==> flow/design.v <==
`timescale 1ns / 1ps
module modify_Uart_rx #
(
    parameter Challenge_Bit = 8,
	parameter frequency_clk_ref = 100,       
	parameter BAUD_RATE = 115200  
)
(
	input                                      clk,               
	input                                      n_reset,             
	output     reg     [Challenge_Bit - 1:0]   rx_data,           
	output     reg                             rx_data_valid,     
	input                                      rx_pin             
);
localparam                                      CYCLE = frequency_clk_ref * 1000000 / BAUD_RATE; 
localparam                                      STATE       = 2;
localparam                                      S_IDLE      = 1;
localparam                                      S_START     = 2;  
localparam                                      S_REC_BYTE  = 3;  
localparam                                      S_STOP      = 4;  
localparam                                      S_DATA      = 5;
reg             [            STATE:0]           state;
reg             [            STATE:0]           next_state;
reg                                             rx_d0;             
reg                                             rx_d1;             
wire                                            rx_negedge;        
reg             [Challenge_Bit - 1:0]           rx_bits;           
reg             [               15:0]           cycle_cnt;         
reg             [                4:0]           bit_cnt;           
reg 											rx_data_ready;	   
always @ (posedge clk or negedge n_reset)
begin
	if(n_reset == 1'b0)
		state <= S_IDLE;
	else
		state <= next_state;
end
assign rx_negedge = rx_d1 && ~rx_d0;                          
always @ (posedge clk or negedge n_reset)              
begin
	if(n_reset == 1'b0)
	begin
		rx_d0 <= 1'b0;
		rx_d1 <= 1'b0;	
	end
	else
	begin
		rx_d0 <= rx_pin;
		rx_d1 <= rx_d0;           
	end
end
always @ (*)
begin
	case(state)
		S_IDLE:
			if(rx_negedge)
				next_state = S_START;
			else
				next_state = S_IDLE;
		S_START:
			if(cycle_cnt == CYCLE) 
				next_state = S_REC_BYTE;
			else
				next_state = S_START;
		S_REC_BYTE:
			if(cycle_cnt == CYCLE  && bit_cnt == 5'd8)   
				next_state = S_STOP;
			else
				next_state = S_REC_BYTE;
		S_STOP:
			if(cycle_cnt == CYCLE/2 - 1) 
				next_state = S_DATA;
			else
				next_state = S_STOP;
		S_DATA:
			if(!rx_data_ready)     
				next_state = S_IDLE;
			else
				next_state = S_DATA;
		default:
			next_state = S_IDLE;
	endcase
end
always @(posedge clk or negedge n_reset) begin
	if (!n_reset) begin
		rx_data_valid <= 1'b0;
		rx_data_ready <= 1'b0;
		rx_data <= #Challenge_Bit'd0;
		bit_cnt <= 5'b0;
		cycle_cnt <= 16'b0;
		rx_bits <= #Challenge_Bit'd0;
	end
	else begin
		case(next_state)
			S_IDLE:	begin
				rx_data <= #Challenge_Bit'd0;
				bit_cnt <= 5'b0;
				cycle_cnt <= 16'b0;
				rx_bits <= #Challenge_Bit'd0;
                rx_data_valid <= 1'b0;
		        rx_data_ready <= 1'b0;
			end
			S_START:	begin
				rx_data <= #Challenge_Bit'd0;
				rx_bits <= #Challenge_Bit'd0;
				rx_data_valid <= 1'b0;
				rx_data_ready <= 1'b1;
				if (cycle_cnt < CYCLE) begin
					cycle_cnt <= cycle_cnt + 1'b1;
					bit_cnt <= bit_cnt;
				end
				else begin
					cycle_cnt <= 16'b0;
					bit_cnt <= bit_cnt + 1'b1;
				end
			end
			S_REC_BYTE:	begin
				rx_data_valid <= 1'b0;
				rx_data_ready <= 1'b1;
				if (cycle_cnt < CYCLE) begin
						cycle_cnt <= cycle_cnt +1'b1;
						bit_cnt <= bit_cnt;
						if (cycle_cnt == CYCLE /2 -1) begin
							rx_bits[bit_cnt-1] <= rx_pin;
						end
						else begin
							rx_bits <= rx_bits;
						end
				end
				else begin
					cycle_cnt <= 16'b0;
					bit_cnt <= bit_cnt + 1'b1;
				end
			end
			S_STOP:	begin
				if (cycle_cnt < CYCLE/2 -1) begin
					cycle_cnt <= cycle_cnt +1'b1;
					bit_cnt <= bit_cnt;
				end
				else begin
					cycle_cnt <= 16'b0;
					bit_cnt <= bit_cnt + 1'b1;
					rx_data_valid <= 1'b1;
					rx_data_ready <= 1'b0;
					rx_data <= rx_bits;
				end
			end
			S_DATA:	begin
				if (rx_data_ready == 1'b0) begin
					rx_data_valid <= 1'b0;
				end
				else begin
					rx_data_valid <= 1'b1;
				end
			end		
			default:	begin
				rx_data_valid <= 1'b0;
				rx_data <= #Challenge_Bit'd0;
				bit_cnt <= 5'b0;
				cycle_cnt <= 16'b0;
				rx_bits <= #Challenge_Bit'd0;
			end
		endcase
	end
end
endmodule
-- Tool chain data of modify_Uart_rx
The steps from the RTL of modify_Uart_rx to its reports follow in flow order.
Lines are those of the file above, counted from 1.
Not given: --
- design top: modify_Uart_rx
- clock: clk
- cell library: sky130hd
- corner: tt_025C_1v80

-- Word-level counts
Source: Yosys, flattened and elaborated, memories not mapped. Widths are those after wreduce. Registers that Yosys merges into a memory's read port (data or address) are not register bits. Print and check cells do not count. Equal cells are merged and count once.
- add/sub/neg operators: 4
- noted $lt $le $gt $ge: 2
- equality and inequality tests: 17
- shift-type cells at 2
- multiplexer cells at 22
- bitwise gates (word level): 7
- noted reductions and logical operators: 10
- operator list (kind ; count):
    16-bit parallel mux with 3-bit select ; 1
    1-bit by 33-bit variable shift with 8-bit output ; 1
    1-bit by 33-bit variable shift with 8-bit output with constant A ; 1
    32-bit negator with 33-bit output ; 1
    8-bit parallel mux with 2-bit select ; 2
    16-bit two-way mux ; 2
    8-bit two-way mux ; 3
    16-bit by 1-bit adder with 16-bit output with constant B ; 1
    16-bit by 10-bit less-than comparator with 1-bit output with constant B ; 1
    16-bit by 10-bit == test with 1-bit output with constant B ; 1
    16-bit by 9-bit less-than comparator with 1-bit output with constant B ; 1
    16-bit by 9-bit == test with 1-bit output with constant B ; 1
    5-bit parallel mux with 3-bit select ; 1
    3-bit parallel mux with 5-bit select ; 1
    3-bit by 2-bit == test with 1-bit output with constant B ; 4
    3-bit == test with constant B ; 4
    5-bit two-way mux ; 2
    2-bit != test with constant B ; 4
    8-bit bitwise AND ; 1
    8-bit OR ; 1
    8-bit NOT ; 1
    2-bit OR reduction ; 3
    3-bit by 1-bit == test with 1-bit output with constant B ; 2
    3-bit AND reduction ; 2
    5-bit by 1-bit subtractor with 6-bit output with constant B ; 1
    3-bit two-way mux ; 2
    5-bit by 1-bit adder with 5-bit output with constant B ; 1
    5-bit by 4-bit == test with 1-bit output with constant B ; 1
Other operator kinds: 8; their cells: 17.
- bits in registers at 44
- output and inout bits: 9
- elaborated cells: 73

-- Logic depth
Longest topological path by Yosys (ltp), each cell counted once; first at word level (registers and memories cut), then after technology mapping (sequential cells cut; the memories' decode and read muxes count).
- noted depth in word-level cells: 9
- ABC_AREA: 0
- depth in mapped cells: 14
- gate-level depth less buffers: 12

-- Netlist
Source: synth_stat.txt of the flow (Yosys; design flattened, memories mapped). It holds for the ABC_AREA given above (unset counts as 0); a run with the other value may have another netlist.
Totals and module areas in this step are rounded.
- noted cell count: 318
- mapped area at 0.00296 mm^2
- area of sequential cells: 0.00115 mm^2
- mapped flip-flops: 46
- buffer cells: 18
- cell types (type ; count):
    sky130_fd_sc_hd__dfrtp_1 ; 45
    sky130_fd_sc_hd__ha_1 ; 15
    sky130_fd_sc_hd__a22o_1 ; 12
    sky130_fd_sc_hd__nand3_1 ; 16
    sky130_fd_sc_hd__nand2_1 ; 21
    sky130_fd_sc_hd__o311ai_0 ; 8
    sky130_fd_sc_hd__nor2_1 ; 17
    sky130_fd_sc_hd__a31o_2 ; 7
    sky130_fd_sc_hd__a21oi_1 ; 12
    sky130_fd_sc_hd__o21ai_0 ; 11
    sky130_fd_sc_hd__o21bai_1 ; 7
    sky130_fd_sc_hd__xnor2_1 ; 6
    sky130_fd_sc_hd__a31oi_1 ; 8
    sky130_fd_sc_hd__and2_1 ; 8
    sky130_fd_sc_hd__nor2b_1 ; 8
    sky130_fd_sc_hd__inv_1 ; 12
    sky130_fd_sc_hd__nand4_1 ; 7
    sky130_fd_sc_hd__clkbuf_1 ; 11
Not listed: further types 45, cells in them 87.

-- Path before layout
OpenSTA on the mapped netlist: ideal clock, no wires. The path of least setup slack (recovery checks aside). Input and output delay are each 20% of the period. Register names are those of the netlist, which keeps one name where synthesis merged equal registers.
- kind: reg2reg
- start: reg bit_cnt[0]
- end: reg rx_bits[3]
- noted clock period: 4120 ps
- noted setup time: 124 ps
- noted launch time at the first pin: 0 ps
- arrival time: 4023 ps
- slack at -27 ps
- delay of the path: 4147 ps
- noted driving pins on the path: 14
- buffers on the path at 2
- period reached after synthesis: 4147 ps
"delay of the path" = arrival - input delay + setup time.
"driving pins on the path" counts driving pins, that of a launching flip-flop among them; a cell with two outputs on the path counts twice.
"period reached after synthesis" is the clock period less the worst setup slack; recovery checks do not enter. This is arithmetic on one report: input and output delays are still those of the set period (20% each).
The rows between start and end are the longest chain of elaborated cells between them; the timing report does not say that the signal goes this way. Where chains are equally long, one stands for them.
A line is the first line of the expression or statement that the cell stems from. Yosys adds cells for indexed reads and writes and turns some case tables into memories.
A register here has more assigning lines than the two given.
Where a signal picks the word or bit written, the line may be left out of the assigning lines.
- cells stage by stage: sky130_fd_sc_hd__dfrtp_1 > sky130_fd_sc_hd__clkbuf_1 > sky130_fd_sc_hd__inv_1 > sky130_fd_sc_hd__ha_1 > sky130_fd_sc_hd__clkbuf_1 > sky130_fd_sc_hd__or3_1 > sky130_fd_sc_hd__a21oi_1 > sky130_fd_sc_hd__nand3_1 > sky130_fd_sc_hd__ha_1 > sky130_fd_sc_hd__or4_1 > sky130_fd_sc_hd__nor4_1 > sky130_fd_sc_hd__o311ai_0 > sky130_fd_sc_hd__a31o_2 > sky130_fd_sc_hd__o21bai_1
- cells in the longest elaborated chain at 9
- elaborated cells on any way between the ends: 22
- RTL lines with such cells at 6
- those cells by class: add/sub (2); eq/ne (6); shift (2); mux (5); logic (4); reduce/logical (3)
- ends and longest elaborated chain, after synthesis (element ; RTL line ; text):
    start: declaration ; 29 ; reg             [                4:0]           bit_cnt;
    start: assignment ; 110 ; bit_cnt <= bit_cnt;
    start: assignment ; 114 ; bit_cnt <= bit_cnt + 1'b1;
    5-bit by 1-bit subtractor with 6-bit output ; 124 ; rx_bits[bit_cnt-1] <= rx_pin;
    32-bit negator with 33-bit output ; 124 ;
    1-bit by 33-bit variable shift with 8-bit output ; 124 ;
    8-bit NOT ; 124 ;
    8-bit bitwise AND ; 124 ;
    8-bit OR ; 124 ;
    8-bit two-way mux ; 123 ; if (cycle_cnt == CYCLE /2 -1) begin
    8-bit two-way mux ; 120 ; if (cycle_cnt < CYCLE) begin
    8-bit parallel mux with 2-bit select ; 94 ; case(next_state)
    end: assignment ; 91 ; rx_bits <= #Challenge_Bit'd0;
    end: assignment ; 127 ; rx_bits <= rx_bits;
    end: declaration ; 27 ; reg             [Challenge_Bit - 1:0]           rx_bits;

-- Worst path after layout
Path of least setup slack in the final report of run A (OpenROAD, finished layout, wires in). Where an end is a register, its clock arrival counts in the times.
The report prints the path's times to 10 ps; the period is as set.
- kind: reg2reg
- start: reg bit_cnt[0]
- end: reg rx_bits[5]
- noted clock period: 4440 ps
- noted setup time: 120 ps
- noted launch time at the first pin: 280 ps
- arrival time: 4220 ps
- slack at 390 ps
- noted driving pins on the path: 13
- buffers on the path at 1
The rows between start and end are the longest chain of elaborated cells between them; the timing report does not say that the signal goes this way. Where chains are equally long, one stands for them.
A register here has more assigning lines than the two given.
Where a signal picks the word or bit written, the line may be left out of the assigning lines.
- cells stage by stage: sky130_fd_sc_hd__dfrtp_1 > sky130_fd_sc_hd__inv_1 > sky130_fd_sc_hd__ha_1 > sky130_fd_sc_hd__or3_1 > sky130_fd_sc_hd__a21oi_1 > sky130_fd_sc_hd__nand3_1 > sky130_fd_sc_hd__ha_1 > sky130_fd_sc_hd__or4_1 > sky130_fd_sc_hd__nor4_1 > sky130_fd_sc_hd__buf_4 > sky130_fd_sc_hd__o311ai_0 > sky130_fd_sc_hd__a31o_2 > sky130_fd_sc_hd__o21bai_1
- cells in the longest elaborated chain at 9
- elaborated cells on any way between the ends: 22
- RTL lines with such cells at 6
- those cells by class: add/sub (2); eq/ne (6); shift (2); mux (5); logic (4); reduce/logical (3)
- ends and longest elaborated chain, post-layout (element ; RTL line ; text):
    start: declaration ; 29 ; reg             [                4:0]           bit_cnt;
    start: assignment ; 110 ; bit_cnt <= bit_cnt;
    start: assignment ; 114 ; bit_cnt <= bit_cnt + 1'b1;
    5-bit by 1-bit subtractor with 6-bit output ; 124 ; rx_bits[bit_cnt-1] <= rx_pin;
    32-bit negator with 33-bit output ; 124 ;
    1-bit by 33-bit variable shift with 8-bit output ; 124 ;
    8-bit NOT ; 124 ;
    8-bit bitwise AND ; 124 ;
    8-bit OR ; 124 ;
    8-bit two-way mux ; 123 ; if (cycle_cnt == CYCLE /2 -1) begin
    8-bit two-way mux ; 120 ; if (cycle_cnt < CYCLE) begin
    8-bit parallel mux with 2-bit select ; 94 ; case(next_state)
    end: assignment ; 91 ; rx_bits <= #Challenge_Bit'd0;
    end: assignment ; 127 ; rx_bits <= rx_bits;
    end: declaration ; 27 ; reg             [Challenge_Bit - 1:0]           rx_bits;

Measured data: module modify_Uart_rx, platform sky130hd, 2 stored runs of the flow under differing settings, order arbitrary. Input and output delays are each 20% of the period that was set; the output load is 0.01 pF.
By "achieved period" is meant the clock period of the run minus its worst setup slack. This is arithmetic on one report: input and output delays are still those of the set period (20% each).
"critical setup path time": the worst setup path's part of the clock period (all of it between registers, 20% less for each end at a port) less its slack. A launch clock that arrives late makes it longer, a capture clock that arrives late makes it shorter.
By "power consumption" is meant OpenSTA's value without simulated activity: inputs other than the clock are taken to toggle once in ten clock periods, and the tool carries that through the logic.
"critical setup path time" is known to 10 ps.
Results are given in rounded form.

Run A

==> flow/run.sh <==
#!/bin/bash
# the make line also repeats the synthesis and layout settings of config.mk as NAME=value (left out here)
make -C /OpenROAD-flow-scripts/flow DESIGN_CONFIG=/design/flow/config.mk WORK_HOME=/design/flow/orfs CLKGATE_MAP_FILE= finish
==> flow/config.mk <==
export PLATFORM = sky130hd
export DESIGN_NAME = modify_Uart_rx
export DESIGN_NICKNAME = modify_Uart_rx
export VERILOG_FILES = /design/flow/design.v
export SDC_FILE = /design/flow/constraint.sdc
export NUM_CORES = 4
export LEC_CHECK = 0
export CAP_MARGIN = 10
export CELL_PAD_IN_SITES_GLOBAL_PLACEMENT = 3
export CORE_ASPECT_RATIO = 0.53
export CORE_MARGIN = 7
export CORE_UTILIZATION = 40
export CTS_CLUSTER_DIAMETER = 39
export GPL_TIMING_DRIVEN = 1
export MIN_ROUTING_LAYER = met1
export PLACE_DENSITY_LB_ADDON = 0.27
export SETUP_SLACK_MARGIN = -0.12
export SLEW_MARGIN = 5
export TNS_END_PERCENT = 10
==> flow/constraint.sdc <==
create_clock -name core_clock -period 4.44 [get_ports {clk}]
set_input_delay 0.8880 -clock core_clock [delete_from_list [all_inputs] [get_ports {clk}]]
set_output_delay 0.8880 -clock core_clock [all_outputs]
set_load 0.01 [all_outputs]

Measured in run A:
- total negative setup slack at 0 ps
- achieved period at 4046 ps
- noted the power consumption: 0.810 mW
- noted the critical setup path time: 4050 ps
- critical path kind: reg2reg
- noted the utilization in the final report: 46.4%
- worst hold slack in the final report: 385 ps
- chip area after synthesis (Yosys) at 0.00296 mm^2
- area of the die at 0.0101 mm^2
- noted the worst slack on setup checks: 394 ps
- noted the area of the standard cells in the finished layout: 0.00327 mm^2

Run B

==> flow/run.sh <==
#!/bin/bash
# the make line also repeats the synthesis and layout settings of config.mk as NAME=value (left out here)
make -C /OpenROAD-flow-scripts/flow DESIGN_CONFIG=/design/flow/config.mk WORK_HOME=/design/flow/orfs CLKGATE_MAP_FILE= finish
==> flow/config.mk <==
export PLATFORM = sky130hd
export DESIGN_NAME = modify_Uart_rx
export DESIGN_NICKNAME = modify_Uart_rx
export VERILOG_FILES = /design/flow/design.v
export SDC_FILE = /design/flow/constraint.sdc
export NUM_CORES = 4
export LEC_CHECK = 0
export ABC_AREA = 1
export CAP_MARGIN = 20
export CORE_MARGIN = 2
export CORE_UTILIZATION = 18
export GPL_ROUTABILITY_DRIVEN = 1
export GPL_TIMING_DRIVEN = 1
export PLACE_DENSITY = 0.37
export SLEW_MARGIN = 0
export TNS_END_PERCENT = 100
==> flow/constraint.sdc <==
create_clock -name core_clock -period 7.92 [get_ports {clk}]
set_input_delay 1.5840 -clock core_clock [delete_from_list [all_inputs] [get_ports {clk}]]
set_output_delay 1.5840 -clock core_clock [all_outputs]
set_load 0.01 [all_outputs]

Measured in run B:
- total negative setup slack at 0 ps
- achieved period at 3348 ps
- noted the power consumption: 0.482 mW
- noted the critical setup path time: 3350 ps
- critical path kind: reg2reg
- noted the utilization in the final report: 21.4%
- worst hold slack in the final report: 376 ps
- chip area after synthesis (Yosys) at 0.00306 mm^2
- area of the die at 0.018 mm^2
- noted the worst slack on setup checks: 4570 ps
- noted the area of the standard cells in the finished layout: 0.00355 mm^2
