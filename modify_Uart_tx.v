==> flow/design.v <==
`timescale 1ns / 1ps
module modify_Uart_tx #
(
	parameter Challenge_Bit = 8,
	parameter frequency_clk_ref = 50,       
	parameter BAUD_RATE = 115200  
)
(
	input                                  clk,               
	input                                  n_reset,           
	input      [Challenge_Bit - 1:0]       tx_data,           
	input                                  tx_data_valid,     
	output     reg                         tx_data_ready,     
	output                                 tx_pin,            
	output	   reg						   tx_data_ready_flag
);
localparam                                 CYCLE = frequency_clk_ref * 1000000 / BAUD_RATE;
localparam                                 STATE        = 2;
localparam                                 S_IDLE       = 1;
localparam                                 S_START      = 2; 
localparam                                 S_SEND_BYTE  = 3; 
localparam                                 S_STOP       = 4; 
reg             [            STATE:0]       state;
reg             [            STATE:0]       next_state;
reg             [               15:0]       cycle_cnt;  
reg             [                4:0]       bit_cnt; 
reg             [Challenge_Bit - 1:0]       tx_data_latch;  
reg                                         tx_reg;  
assign tx_pin = tx_reg;
always @ (posedge clk or negedge n_reset)
begin
	if(n_reset == 1'b0)
		state <= S_IDLE;
	else
		state <= next_state;
end
always @ (*)
begin
	case(state)
		S_IDLE:
			if(tx_data_valid == 1'b1)
				next_state = S_START;
			else
				next_state = S_IDLE;
		S_START:
			if(cycle_cnt == CYCLE)
				next_state = S_SEND_BYTE;
			else
				next_state = S_START;
		S_SEND_BYTE:
			if(cycle_cnt == CYCLE  && bit_cnt == 5'd8)
				next_state = S_STOP;
			else
				next_state = S_SEND_BYTE;
		S_STOP:
			if(cycle_cnt == CYCLE)
				next_state = S_IDLE;
			else
				next_state = S_STOP;
		default:
			next_state = S_IDLE;
	endcase
end
always @ (posedge clk or negedge n_reset) begin
	if (!n_reset) begin
		tx_data_ready <= 1'b0;
		tx_data_ready_flag <= 1'b0;
		tx_data_latch <= #Challenge_Bit'b0;
		bit_cnt <= 5'b0;
		cycle_cnt <= 16'b0;
		tx_reg <= 1'b1;
	end
	else begin
		case(next_state)
		S_IDLE:	begin
			bit_cnt <= 5'b0;
			cycle_cnt <= 16'b0;
			tx_reg <= 1'b1;
			tx_data_ready <= 1'b0;
			tx_data_ready_flag <= 1'b0;
			tx_data_latch <= #Challenge_Bit'b0;
		end
		S_START:	begin
			tx_reg <= 1'b0;
			tx_data_ready <= 1'b1;
			tx_data_ready_flag <= 1'b0;
			tx_data_latch <= tx_data;
			if (cycle_cnt < CYCLE) begin
				cycle_cnt <= cycle_cnt + 1'b1;
				bit_cnt <= bit_cnt;
			end
			else begin
				cycle_cnt <= 16'b0;
				bit_cnt <= bit_cnt + 1'b1;
			end
		end	
		S_SEND_BYTE:	begin
			begin
				if (bit_cnt == 5'd0) begin
					tx_reg <= tx_data_latch[bit_cnt];
				end
				else begin
					tx_reg <= tx_data_latch[bit_cnt -1];
				end
			end
			tx_data_ready <= 1'b1;
			tx_data_ready_flag <= 1'b0;
			if (cycle_cnt < CYCLE) begin
				cycle_cnt <= cycle_cnt + 1'b1;
				bit_cnt <= bit_cnt;
			end
			else begin
				cycle_cnt <= 16'b0;
				bit_cnt <= bit_cnt + 1'b1;
			end
		end
		S_STOP:	begin
			begin
				if (cycle_cnt == CYCLE -1 && bit_cnt == 5'd9) begin
					tx_data_ready_flag <= 1'b1;
				end
			end
			tx_reg <= 1'b1;
			if (cycle_cnt < CYCLE) begin
				cycle_cnt <= cycle_cnt + 1'b1;
				bit_cnt <= bit_cnt;
				tx_data_ready <= 1'b1;
			end
			else if (cycle_cnt == CYCLE && bit_cnt == 5'd9) begin
				tx_data_ready <= 1'b0;
				tx_data_ready_flag <= 1'b0;
			end
			else begin
				cycle_cnt <= 16'b0;
				bit_cnt <= bit_cnt + 1'b1;
			end
		end
		default:	begin
			tx_data_ready <= 1'b0;
			tx_data_ready_flag <= 1'b0;
			tx_data_latch <= #Challenge_Bit'b0;
			bit_cnt <= 5'b0;
			cycle_cnt <= 16'b0;
			tx_reg <= 1'b1;
		end
		endcase
	end
end
endmodule
### Reports on modify_Uart_tx

The steps from the RTL of modify_Uart_tx to its reports follow in flow order.
Lines are those of the file above, counted from 1.
Cell names lack the library's common part.
The mark - stands for no value.

| set-up | value |
|---|---|
| top | modify_Uart_tx |
| clock | clk |
| standard-cell library | sky130hd |
| timing corner | tt_025C_1v80 |

### After elaboration

Yosys after proc, flatten, opt, wreduce and memory -nomap, before mapping. Memory bits, and registers merged into a memory's read port (data or address), are not among the register bits. Print and check cells are not counted. Equal cells are merged and count once.

| storage and ports | value |
|---|---|
| bits in registers | 35 |
| input port bits | 11 |
| output and inout port bits | 3 |
| word-level cells | 59 |

| cells by class | value |
|---|---|
| $add $sub $neg | 3 |
| magnitude comparators | 1 |
| equal/unequal tests | 16 |
| shift-type cells | 2 |
| muxes and demuxes | 23 |
| reduce/logical cells | 7 |

Operators by type and width:

| kind | number |
|---|---|
| 16-bit 2-to-1 mux | 3 |
| 16-bit by 9-bit equality test with 1-bit output with constant B | 2 |
| 16-bit case mux with 2-bit select | 1 |
| 16-bit by 1-bit adder with 16-bit output with constant B | 1 |
| 16-bit by 9-bit less-than comparator with 1-bit output with constant B | 1 |
| 8-bit case mux with 2-bit select | 1 |
| 5-bit 2-to-1 mux | 3 |
| 3-bit by 2-bit equality test with 1-bit output with constant B | 4 |
| 3-bit case mux with 4-bit select | 1 |
| 5-bit by 4-bit equality test with 1-bit output with constant B | 2 |
| 5-bit case mux with 2-bit select | 1 |
| 8-bit by 5-bit variable part select with 1-bit output | 1 |
| 8-bit by 6-bit variable part select with 1-bit output | 1 |
| 1-bit 2-to-1 mux | 8 |
| 2-bit != test with constant B | 3 |
| 3-bit equality test with constant B | 2 |
| 3-bit != test with constant B | 2 |
| 5-bit by 1-bit subtractor with 6-bit output with constant B | 1 |
| 3-bit 2-to-1 mux | 2 |
| 5-bit by 1-bit adder with 5-bit output with constant B | 1 |
| 5-bit zero test | 1 |
| 2-bit OR reduction | 2 |
| 1-bit case mux with 2-bit select | 2 |
| 1-bit logical AND | 3 |
| 3-bit by 1-bit equality test with 1-bit output with constant B | 1 |
| 3-bit AND reduction | 1 |
| 2-bit 2-to-1 mux | 1 |

### Longest topological paths

Yosys ltp: most cells in a row. Word level: on the elaborated netlist, between registers, memories and ports. Mapped: between sequential cells and ports; inverters and the memories' decode and read muxes count.

| depth | value |
|---|---|
| depth in word-level cells | 8 |
| ABC_AREA | 0 |
| depth in mapped cells | 9 |

### Mapped cells and area

Yosys stat after the flow's synthesis: flattened, memories mapped to cells. It holds for the ABC_AREA given above (unset counts as 0); a run with the other value may have another netlist.

Cell types:

| type | number | total area (sq um) |
|---|---|---|
| dfrtp_1 | 34 | 850.816 |
| ha_1 | 7 | 87.584 |
| a32o_1 | 8 | 80.077 |
| mux4_2 | 3 | 67.565 |
| nor2_1 | 18 | 67.565 |
| xnor2_1 | 7 | 61.309 |
| a21oi_1 | 12 | 60.058 |
| dfstp_2 | 2 | 52.55 |
| mux2i_1 | 4 | 40.038 |
| nand4_1 | 6 | 37.536 |
| nand2_1 | 8 | 30.029 |
| nand3_1 | 6 | 30.029 |
| nor3_1 | 6 | 30.029 |
| inv_1 | 7 | 26.275 |
| xor2_1 | 3 | 26.275 |
| o31ai_2 | 2 | 25.024 |
| or4_1 | 3 | 22.522 |
| nor4_4 | 1 | 21.27 |

Other cell types: 33; their cells: 45.

| synthesis totals | value |
|---|---|
| cells in the netlist | 182 |
| cell area after synthesis | 0.0019706 sq mm |
| flip-flop cells | 36 |
| buffers | 8 |

### Worst setup path after synthesis

Source: OpenSTA report_checks on the synthesized netlist (no wires, ideal clock, input and output delay 20% of the period each), path of least setup slack; recovery checks are left aside. Register names are those of the netlist, which keeps one name where synthesis merged equal registers.

| timing path after synthesis | value |
|---|---|
| path type | register to register |
| from | register cycle_cnt[6] |
| to | register tx_data_latch[0] |
| clock period | 2.18 ns |
| library setup time | 0.122 ns |
| launch time at the first pin | 0.000 ns |
| arrival | 2.208 ns |
| slack | -0.150 ns |
| delay of the path | 2.330 ns |
| driving pins on the path | 7 |
| buffers on the path | 1 |
| synthesis period reached | 2.33 ns |

"delay of the path" is the arrival time less input delay plus setup time.
"driving pins on the path" counts driving pins, that of a launching flip-flop among them; a cell with two outputs on the path counts twice.
"synthesis period reached" = period - worst setup slack (recovery checks aside). The figure is calculated, with input and output delays left at 20% of the set period.
Between the ends stands the longest chain of elaborated cells between them, by number of cells; it is not shown to be the way that was timed. Of several equally long chains one is given.
A line is the first line of the expression or statement that the cell stems from. Yosys adds cells for indexed reads and writes and turns some case tables into memories.
At most two assigning lines are given for a register; there are more.

| between the ends, after synthesis | value |
|---|---|
| path through | dfrtp_1 > or4b_4 > or4_1 > buf_2 > nor2_1 > o221ai_2 > a32o_1 |
| cells in the longest elaborated chain | 7 |

RTL lines, path after synthesis:

| item | line | source |
|---|---|---|
| start: declaration | 25 | `reg             [               15:0]       cycle_cnt;` |
| start: assignment | 89 | `cycle_cnt <= cycle_cnt + 1'b1;` |
| start: assignment | 109 | `cycle_cnt <= cycle_cnt + 1'b1;` |
| 16-bit by 9-bit equality test with 1-bit output | 51 | `if(cycle_cnt == CYCLE && bit_cnt == 5'd8)` |
| 1-bit logical AND | 51 |  |
| 3-bit 2-to-1 mux | 51 |  |
| 3-bit case mux with 4-bit select | 39 | `case(state)` |
| 3-bit by 2-bit equality test with 1-bit output | 74 | `case(next_state)` |
| 2-bit OR reduction | - |  |
| 8-bit case mux with 2-bit select | 74 |  |
| end: assignment | 68 | `tx_data_latch <= #Challenge_Bit'b0;` |
| end: assignment | 87 | `tx_data_latch <= tx_data;` |
| end: declaration | 27 | `reg             [Challenge_Bit - 1:0]       tx_data_latch;` |

### Path in the finished layout

Path of least setup slack in the final report of entry A (OpenROAD, finished layout, wires in). Where an end is a register, its clock arrival counts in the times.

| timing path post-layout | value |
|---|---|
| path type | register to register |
| from | register cycle_cnt[2] |
| to | register tx_data_latch[7] |
| clock period | 2.1 ns |
| library setup time | 0.10 ns |
| launch time at the first pin | 0.36 ns |
| arrival | 2.67 ns |
| slack | -0.32 ns |
| driving pins on the path | 6 |
| buffers on the path | 0 |

Between the ends stands the longest chain of elaborated cells between them, by number of cells; it is not shown to be the way that was timed. Of several equally long chains one is given.
At most two assigning lines are given for a register; there are more.

| between the ends, post-layout | value |
|---|---|
| path through | dfrtp_1 > or4b_4 > or4_4 > nor2_4 > o221ai_4 > a32o_2 |
| cells in the longest elaborated chain | 7 |

RTL lines, path post-layout:

| item | line | source |
|---|---|---|
| start: declaration | 25 | `reg             [               15:0]       cycle_cnt;` |
| start: assignment | 89 | `cycle_cnt <= cycle_cnt + 1'b1;` |
| start: assignment | 109 | `cycle_cnt <= cycle_cnt + 1'b1;` |
| 16-bit by 9-bit equality test with 1-bit output | 51 | `if(cycle_cnt == CYCLE && bit_cnt == 5'd8)` |
| 1-bit logical AND | 51 |  |
| 3-bit 2-to-1 mux | 51 |  |
| 3-bit case mux with 4-bit select | 39 | `case(state)` |
| 3-bit by 2-bit equality test with 1-bit output | 74 | `case(next_state)` |
| 2-bit OR reduction | - |  |
| 8-bit case mux with 2-bit select | 74 |  |
| end: assignment | 68 | `tx_data_latch <= #Challenge_Bit'b0;` |
| end: assignment | 87 | `tx_data_latch <= tx_data;` |
| end: declaration | 27 | `reg             [Challenge_Bit - 1:0]       tx_data_latch;` |

Ticket comment

Measured results for modify_Uart_tx: 2 stored runs of the Yosys and OpenROAD flow on sky130hd. The settings differ; the order carries no meaning. The constraints put input and output delay at 20% of the set period each and load the outputs with 0.01 pF.
"achieved clock period" is the run's clock period less its worst setup slack. It is reckoned from that one timing run; input and output delays stay at 20% of the period that was set.
"worst setup path time" = time allowed to the worst setup path (clock period - input delay - output delay, where it has them) - its slack; a late launch clock adds to it, a late capture clock takes from it.
"total power after layout" rests on the timing tool's default activity at the inputs, not on a simulated workload.

#### Entry A

| setting | value |
|---|---|
| period_ns | `2.1` |
| CORE_UTILIZATION | `67` |
| SETUP_SLACK_MARGIN | `0.15` |
| PLACE_DENSITY_LB_ADDON | `0.25` |
| CTS_CLUSTER_SIZE | `25` |
| SLEW_MARGIN | `20` |
| MAX_ROUTING_LAYER | `met4` |
| CAP_MARGIN | `20` |
| CORE_MARGIN | `2` |

| result | value |
|---|---|
| netlist area reported by Yosys | 0.0019706 sq mm |
| standard-cell area after routing | 0.0026038 sq mm |
| total power after layout | 1.257 mW |
| worst slack on setup checks | -0.323 ns |
| worst setup path time | 2.42 ns |
| critical path kind | register to register |
| total die area | 0.0033913 sq mm |
| achieved clock period | 2.423 ns |
| sum of negative setup slack | -6.914 ns |

#### Entry B

| setting | value |
|---|---|
| period_ns | `1.86` |
| CAP_MARGIN | `20` |
| CORE_MARGIN | `2` |
| CORE_UTILIZATION | `40` |
| SLEW_MARGIN | `20` |

| result | value |
|---|---|
| netlist area reported by Yosys | 0.0019706 sq mm |
| standard-cell area after routing | 0.0027664 sq mm |
| total power after layout | 1.532 mW |
| worst slack on setup checks | -0.429 ns |
| worst setup path time | 2.29 ns |
| critical path kind | register to register |
| total die area | 0.0055042 sq mm |
| achieved clock period | 2.289 ns |
| sum of negative setup slack | -9.530 ns |
